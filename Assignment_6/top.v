==> flow/design.v <==
module vector_adder_top(
    input clk,
    input [15:0] sw,
    input BTNC,
    output [6:0] seg,
    output [3:0] an,
    output dp
);
    assign dp = 1'b1;
    wire rst;
    wire dirty_rst;
    wire [9:0] mem_address;
    wire [3:0] rom_a_data_out;
    wire [3:0] ram_b_data_out;
    wire [4:0] ram_c_data_out_stored;
    wire ram_b_write_en;
    wire [3:0] ram_b_data_in;
    wire ram_c_write_en;
    wire [4:0] ram_c_data_in;
    debouncer db(
        .clk(clk),
        .BTNC(BTNC),
        .rst(dirty_rst)
    );
    rising_edge rs(
        .clk(clk),
        .rst(dirty_rst),
        .clean_out(rst)
    );
    memory_controller ctrl(
        .clk(clk),
        .rst(rst),
        .SW(sw),
        .rom_a_data_in(rom_a_data_out),
        .ram_b_data_in(ram_b_data_out),
        .address_out(mem_address),
        .ram_b_data_out(ram_b_data_in),
        .ram_b_write_en_out(ram_b_write_en),
        .ram_c_data_out(ram_c_data_in),
        .ram_c_write_en_out(ram_c_write_en)
    );
    display disp(
        .clk(clk),
        .rst(dirty_rst),
        .SW(sw),
        .val_A(rom_a_data_out),
        .val_B(ram_b_data_out),
        .val_C(ram_c_data_out_stored),
        .seg(seg),
        .anode(an)
    );
    dist_mem_gen_0 rom_a_inst (
      .clk(clk),
      .a(mem_address),
      .qspo(rom_a_data_out)
    );
    dist_mem_gen_1 ram_b_inst (
      .clk(clk),
      .we(ram_b_write_en),
      .a(mem_address),
      .d(ram_b_data_in),
      .qspo(ram_b_data_out)
    );
    dist_mem_gen_2 ram_c_inst (
      .clk(clk),
      .we(ram_c_write_en),
      .a(mem_address),
      .d(ram_c_data_in),
      .qspo(ram_c_data_out_stored)
    );
endmodule
module rising_edge(
    input clk,
    input rst,
    output reg clean_out
);
    reg temp;
    always @(posedge clk) begin
        temp <= rst;
        clean_out <= rst & ~temp;
    end
endmodule
module memory_controller(
    input clk,
    input rst,
    input [15:0] SW,
    input [3:0] rom_a_data_in,
    input [3:0] ram_b_data_in,
    output reg [9:0] address_out,
    output reg [3:0] ram_b_data_out,
    output reg       ram_b_write_en_out,
    output reg [4:0] ram_c_data_out,
    output reg       ram_c_write_en_out
);
    localparam S_INIT = 1'b0;
    localparam S_IDLE = 1'b1;
    reg state, next_state;
    reg [9:0] init_counter;
    wire [1:0] mode    = SW[15:14];
    wire [9:0] sw_addr = SW[13:4];
    wire [3:0] sw_data = SW[3:0];
    wire write_event;
    wire increment_event;
    edge_detector write_detector(
        .clk(clk),
        .rst(rst),
        .signal_in(state == S_IDLE && mode == 2'b10),
        .pulse_out(write_event)
    );
    edge_detector increment_detector(
        .clk(clk),
        .rst(rst),
        .signal_in(state == S_IDLE && mode == 2'b11),
        .pulse_out(increment_event)
    );
    always @(posedge clk) begin
        if (rst) begin
            state <= S_INIT;
        end else begin
            state <= next_state;
        end
    end
    always @(*) begin
        next_state = state;
        case (state)
            S_INIT: if (init_counter == 1023) begin
                next_state = S_IDLE;
            end
            S_IDLE: if (rst) begin
                next_state = S_INIT;
            end
        endcase
    end
    always @(posedge clk) begin
        if (rst) begin
            init_counter <= 0;
        end
        ram_b_write_en_out <= 0;
        ram_c_write_en_out <= 0;
        case (state)
            S_INIT: begin
                if (init_counter < 1023) begin
                    init_counter <= init_counter + 1;
                end
                address_out <= init_counter;
                ram_c_data_out <= rom_a_data_in + ram_b_data_in;
                ram_c_write_en_out <= 1;
            end
            S_IDLE: begin
                address_out <= sw_addr;
                if (write_event) begin
                    ram_b_data_out <= sw_data;
                    ram_b_write_en_out <= 1;
                    ram_c_data_out <= rom_a_data_in + sw_data;
                    ram_c_write_en_out <= 1;
                end else if (increment_event) begin
                    ram_b_data_out <= ram_b_data_in + 1;
                    ram_b_write_en_out <= 1;
                    ram_c_data_out <= rom_a_data_in + (ram_b_data_in + 1);
                    ram_c_write_en_out <= 1;
                end
            end
        endcase
    end
endmodule
module display(
    input clk,
    input rst,
    input [15:0] SW,
    input [3:0] val_A,
    input [3:0] val_B,
    input [4:0] val_C,
    output reg [6:0] seg,
    output reg [3:0] anode
);
    localparam REFRESH_LIMIT = 20;
    localparam RESET_TIME_LIMIT = 500000; 
    reg [16:0] refresh_counter;
    reg [1:0] digit_select;
    reg [28:0] rst_timer;
    reg show_rst;
    reg [4:0] current_symbol;
    wire [6:0] seg_from_decoder;
    seven_seg_decoder decoder(.letter(current_symbol), .seg(seg_from_decoder));
    always @(posedge clk or posedge rst) begin
        if (rst) begin
            digit_select <=0;
        end
        else begin
            digit_select <= digit_select +1;
        end
    end
    always @(posedge clk) begin
        if (refresh_counter >= REFRESH_LIMIT - 1) begin
            refresh_counter <= 0;
        end else begin
            refresh_counter <= refresh_counter + 1;
        end
    end
    always @(posedge clk) begin
        if (rst) begin
            show_rst <= 1;
            rst_timer <= 0;
        end else if (show_rst) begin
            if (rst_timer >= RESET_TIME_LIMIT - 1) begin
                show_rst <= 0;
            end else begin
                rst_timer <= rst_timer + 1;
            end
        end
    end
    always @(*) begin
        anode = 4'b1111;
        current_symbol = 5'h15;
        if (show_rst) begin
            case (digit_select)
                3: begin anode = 4'b0111; current_symbol = 5'h11; end  
                2: begin anode = 4'b1011; current_symbol = 5'h12; end  
                1: begin anode = 4'b1101; current_symbol = 5'h13; end  
                0: begin anode = 4'b1110; current_symbol = 5'h14; end  
            endcase
        end else if (SW[15:14] == 2'b01) begin  
            case (digit_select)
                0: begin anode = 4'b1110; current_symbol = {1'b0, val_A}; end
                1: begin anode = 4'b1101; current_symbol = {1'b0, val_B}; end
                2: begin anode = 4'b1011; current_symbol = val_C[3:0]; end
                3: begin anode = 4'b0111; current_symbol = {4'b0, val_C[4]}; end
            endcase
        end
        seg = seg_from_decoder;
    end
endmodule
module edge_detector(
    input clk,
    input rst,
    input signal_in,
    output reg pulse_out
);
    reg prev_signal;
    always @(posedge clk) begin
        if (rst) begin
            prev_signal <= 0;
            pulse_out <= 0;
        end else begin
            prev_signal <= signal_in;
            pulse_out <= signal_in & ~prev_signal;
        end
    end
endmodule
module debouncer(
    input clk,
    input BTNC,
    output reg rst
);
    reg [19:0] counter;
    reg btn_state;
    always @(posedge clk) begin
        btn_state <= BTNC;
        if (BTNC != btn_state) begin
            counter <= 0;
            rst <= 0;
        end else if (BTNC == 1) begin
            if (counter < 20'd999999) begin
                counter <= counter + 1;
            end else begin
                rst <= 1;
            end
        end else begin
            rst <= 0;
            counter <= 0;
        end
    end
endmodule
module seven_seg_decoder(input [4:0] letter, output reg [6:0] seg);
    always @(*) begin
        case(letter)
            5'h0: seg = 7'b1000000; 5'h1: seg = 7'b1111001; 5'h2: seg = 7'b0100100;
            5'h3: seg = 7'b0110000; 5'h4: seg = 7'b0011001; 5'h5: seg = 7'b0010010;
            5'h6: seg = 7'b0000010; 5'h7: seg = 7'b1111000; 5'h8: seg = 7'b0000000;
            5'h9: seg = 7'b0010000; 5'hA: seg = 7'b0001000; 5'hB: seg = 7'b0000011;
            5'hC: seg = 7'b1000110; 5'hD: seg = 7'b0100001; 5'hE: seg = 7'b0000110;
            5'hF: seg = 7'b0001110; 5'h10: seg = 7'b1000111; 5'h11: seg = 7'b0111111;
            5'h12: seg = 7'b0101111; 5'h13: seg = 7'b0010010; 5'h14: seg = 7'b0000111;
            5'h15: seg = 7'b1111111; default: seg = 7'b1111111;
        endcase
    end
endmodule
### Reports on display

Tool output for the design above, in the order of the flow.
Line numbers count from 1 in the design file above.
Operators carry their Yosys type and port widths (W data, S select, Z words).
Cell names lack the library's common part.
A cell with - has no value.

* design top: display
* clock: clk
* standard-cell library: sky130hd
* library corner: tt_025C_1v80

### Elaborated design

Yosys after proc, flatten, opt, wreduce and memory -nomap, before mapping. Enables and synchronous resets that opt folds into registers are not counted as muxes. Memory bits, and registers merged into a memory's read port (data or address), are not among the register bits. Print and check cells are not counted. Equal cells are merged and count once.
Yosys's memory passes give these memory sizes; they may raise the number of words (mostly to a power of two), join words into wider ones and drop unused or constant bits.

* bits in registers: 32
* memory bits (read-only): 224
* memory cells: 1
* input port bits: 31
* output and inout bits: 11
* cells after elaboration: 23

Memories
* (no name shown): words 32, width 7, read ports 1, wr ports 0, RTL line 276 `case(letter)`

* $add $sub $neg: 2
* $lt $le $gt $ge: 1
* equality and inequality tests: 4
* muxes and demuxes: 9
* bitwise gates (word level): 1
* reduce/logical cells: 2

Operators by type and width (count)
* $pmux W5 S4: 2
* $add A29 B1 Y29 const B: 1
* $ge A29 B19 Y1 const B: 1
* $pmux W4 S4: 1
* $mux W5: 2
* $mux W4: 2
* $eq A2 B1 Y1 const B: 2
* $eq A2 B2 Y1 const B: 2
* $add A2 B1 Y2 const B: 1
* $logic_not A2 Y1: 1
* $reduce_and A2 Y1: 1
* $mux W1: 2
* $not A1 Y1: 1

### Logic depth

Depth = most cells in a row (Yosys ltp): at word level without a register or memory, in the mapped netlist without a sequential cell, where the memories' decode and read muxes count.

* depth after elaboration: 4
* ABC_AREA: 0
* mapped depth: 12
* depth with buffers taken out: 11

### Mapped cells and area

Yosys stat after the flow's synthesis: flattened, memories mapped to cells. It holds for the ABC_AREA given above (unset counts as 0); a run with the other value may have another netlist.

Cell types
* dfxtp_1: count 30, total area 600.576 sq um
* ha_1: count 15, total area 187.68 sq um
* a21oi_1: count 20, total area 100.096 sq um
* nand2_1: count 25, total area 93.84 sq um
* nand3_1: count 14, total area 70.067 sq um
* nor2b_1: count 10, total area 62.56 sq um
* or3_1: count 10, total area 62.56 sq um
* o21ai_0: count 12, total area 60.058 sq um
* dfrtp_1: count 2, total area 50.048 sq um
* o31ai_1: count 6, total area 45.043 sq um
* a22oi_1: count 5, total area 37.536 sq um
* clkbuf_1: count 10, total area 37.536 sq um
* nor2_1: count 10, total area 37.536 sq um
* or4_1: count 5, total area 37.536 sq um
* and4_1: count 4, total area 35.034 sq um
* inv_1: count 9, total area 33.782 sq um
* nand4_1: count 5, total area 31.28 sq um
* o221ai_1: count 3, total area 26.275 sq um

Not listed: further types 32, cells in them 49.

* standard cells after synthesis: 244
* synthesis area: 2021.9 sq um
* sequential part of the area: 650.6 sq um
* flip-flops: 32
* buffer cells: 13

The figures by module come from a second, unflattened synthesis with its own total; it is not the netlist above.

* cells (unflattened synthesis): 239
* area (unflattened synthesis): 2014.4 sq um

Each row is one instance without its submodules.

By module
* display: times used 1, cells 181, area 1595.3 sq um, sequential area 650.6 sq um
* seven_seg_decoder: times used 1, cells 58, area 419.2 sq um, sequential area 0.0 sq um

### Path before layout

Source: OpenSTA report_checks on the synthesized netlist (no wires, ideal clock, input and output delay 20% of the period each), path of least setup slack; recovery checks are left aside. Register names are those of the netlist, which keeps one name where synthesis merged equal registers.

* path type: in2out
* from: input SW[15]
* to: output seg[6]
* clock period: 5360 ps
* input delay: 1072 ps
* output delay: 1072 ps
* time at the first pin: 1072 ps
* arrival: 2836 ps
* required time: 4288 ps
* path slack: 1452 ps
* delay of the path: 1764 ps
* driving pins on the path: 10
* path buffers: 1
* period reached after synthesis: 3908 ps

"delay of the path" = arrival - input delay + setup time.
A path that ends at an output port has no setup time.
"driving pins on the path": output pins that drive a net of the path, with the launching flip-flop's if there is one; two outputs of one cell count as two.
"period reached after synthesis" = period - worst setup slack (recovery checks aside). The figure is calculated, with input and output delays left at 20% of the set period.
Between the ends stands the longest chain of elaborated cells between them, by number of cells; it is not shown to be the way that was timed. Of several equally long chains one is given.
A line is the first line of the expression or statement that the cell stems from. Yosys adds cells for indexed reads and writes and turns some case tables into memories.
A memory read counts as a cell of the chain, while the word-level depth stops at memories.

* path through: nand2b_1 -> nor2_1 -> clkbuf_1 -> a22oi_1 -> inv_1 -> ha_1 -> ha_1 -> or3_1 -> o21ai_0 -> a31oi_1
* cells in the longest elaborated chain: 4
* elaborated cells on any way between the ends: 4
* source lines of those cells: 3
* classes of those cells: eq/ne: 1; mux: 2; memory: 1

RTL lines, path after synthesis
* start: declaration: RTL line 169 `input [15:0] SW,`
* $eq A2 B1 Y1: RTL line 222 `end else if (SW[15:14] == 2'b01) begin`
* $mux W5: RTL line 222
* $mux W5: RTL line 215 `if (show_rst) begin`
* $mem_v2 Z32 W7: RTL line 276 `case(letter)`
* end: declaration: RTL line 173 `output reg [6:0] seg,`

### Timing after layout

Path of least setup slack in the final report of record 1 (OpenROAD, finished layout, wires in). Where an end is a register, its clock arrival counts in the times.
The path's times are printed in steps of 10 ps; the period is the one set.

* path type: in2out
* from: input val_C[4]
* to: output seg[5]
* clock period: 3610 ps
* input delay: 720 ps
* output delay: 720 ps
* time at the first pin: 720 ps
* arrival: 2830 ps
* required time: 2890 ps
* path slack: 60 ps
* driving pins on the path: 10
* path buffers: 3

Between the ends stands the longest chain of elaborated cells between them, by number of cells; it is not shown to be the way that was timed. Of several equally long chains one is given.
A memory read counts as a cell of the chain, while the word-level depth stops at memories.

* path through: clkdlybuf4s50_1 -> a22oi_2 -> o2bb2ai_2 -> a22oi_2 -> buf_4 -> ha_1 -> and2_4 -> a211o_1 -> a21o_1 -> dlygate4sd2_1
* cells in the longest elaborated chain: 4
* elaborated cells on any way between the ends: 4
* source lines of those cells: 4
* classes of those cells: mux: 3; memory: 1

RTL lines, path after layout
* start: declaration: RTL line 172 `input [4:0] val_C,`
* $pmux W5 S4: RTL line 223 `case (digit_select)`
* $mux W5: RTL line 222 `end else if (SW[15:14] == 2'b01) begin`
* $mux W5: RTL line 215 `if (show_rst) begin`
* $mem_v2 Z32 W7: RTL line 276 `case(letter)`
* end: declaration: RTL line 173 `output reg [6:0] seg,`

Wiki page: display / flow data

Record of 2 stored runs of the RTL-to-layout flow on display, platform sky130hd. The runs are unordered. Constraints: input delay and output delay 20% of the set period each, output load 0.01 pF.
"achieved clock period" means the clock period less the worst setup slack. The figure is calculated, with input and output delays left at 20% of the set period.
By "total design power" is meant OpenSTA's value without simulated activity: inputs other than the clock are taken to toggle once in ten clock periods, and the tool carries that through the logic.

### Record 1

==> flow/run.sh <==
#!/bin/bash
# the make line also repeats the synthesis and layout settings of config.mk as NAME=value (left out here)
make -C /OpenROAD-flow-scripts/flow DESIGN_CONFIG=/design/flow/config.mk WORK_HOME=/design/flow/orfs CLKGATE_MAP_FILE= finish
==> flow/config.mk <==
export PLATFORM = sky130hd
export DESIGN_NAME = display
export DESIGN_NICKNAME = display
export VERILOG_FILES = /design/flow/design.v
export SDC_FILE = /design/flow/constraint.sdc
export NUM_CORES = 4
export LEC_CHECK = 0
export CAP_MARGIN = 20
export CORE_MARGIN = 2
export CORE_UTILIZATION = 47
export SLEW_MARGIN = 20
==> flow/constraint.sdc <==
create_clock -name core_clock -period 3.61 [get_ports {clk}]
set_input_delay 0.7220 -clock core_clock [delete_from_list [all_inputs] [get_ports {clk}]]
set_output_delay 0.7220 -clock core_clock [all_outputs]
set_load 0.01 [all_outputs]

Results of record 1:
- Standard-cell area after layout: 2728.9 sq um
- Sum of negative setup slack: 0 ps
- Achieved clock period: 3553 ps
- Yosys chip area after synthesis: 2021.9 sq um
- Worst slack on setup checks: 57 ps
- Total design power: 0.6944 mW
- Overall die area: 4842.8 sq um

### Record 2

==> flow/run.sh <==
#!/bin/bash
# the make line also repeats the synthesis and layout settings of config.mk as NAME=value (left out here)
make -C /OpenROAD-flow-scripts/flow DESIGN_CONFIG=/design/flow/config.mk WORK_HOME=/design/flow/orfs CLKGATE_MAP_FILE= finish
==> flow/config.mk <==
export PLATFORM = sky130hd
export DESIGN_NAME = display
export DESIGN_NICKNAME = display
export VERILOG_FILES = /design/flow/design.v
export SDC_FILE = /design/flow/constraint.sdc
export NUM_CORES = 4
export LEC_CHECK = 0
export ABC_AREA = 0
export CAP_MARGIN = 20
export CORE_ASPECT_RATIO = 0.81
export CORE_MARGIN = 2
export CORE_UTILIZATION = 16
export GPL_ROUTABILITY_DRIVEN = 1
export PLACE_DENSITY_LB_ADDON = 0.29
export SLEW_MARGIN = 0
==> flow/constraint.sdc <==
create_clock -name core_clock -period 5.9 [get_ports {clk}]
set_input_delay 1.1800 -clock core_clock [delete_from_list [all_inputs] [get_ports {clk}]]
set_output_delay 1.1800 -clock core_clock [all_outputs]
set_load 0.01 [all_outputs]

Results of record 2:
- Standard-cell area after layout: 2625.0 sq um
- Sum of negative setup slack: 0 ps
- Achieved clock period: 5217 ps
- Yosys chip area after synthesis: 2021.9 sq um
- Worst slack on setup checks: 683 ps
- Total design power: 0.5368 mW
- Overall die area: 13557.6 sq um
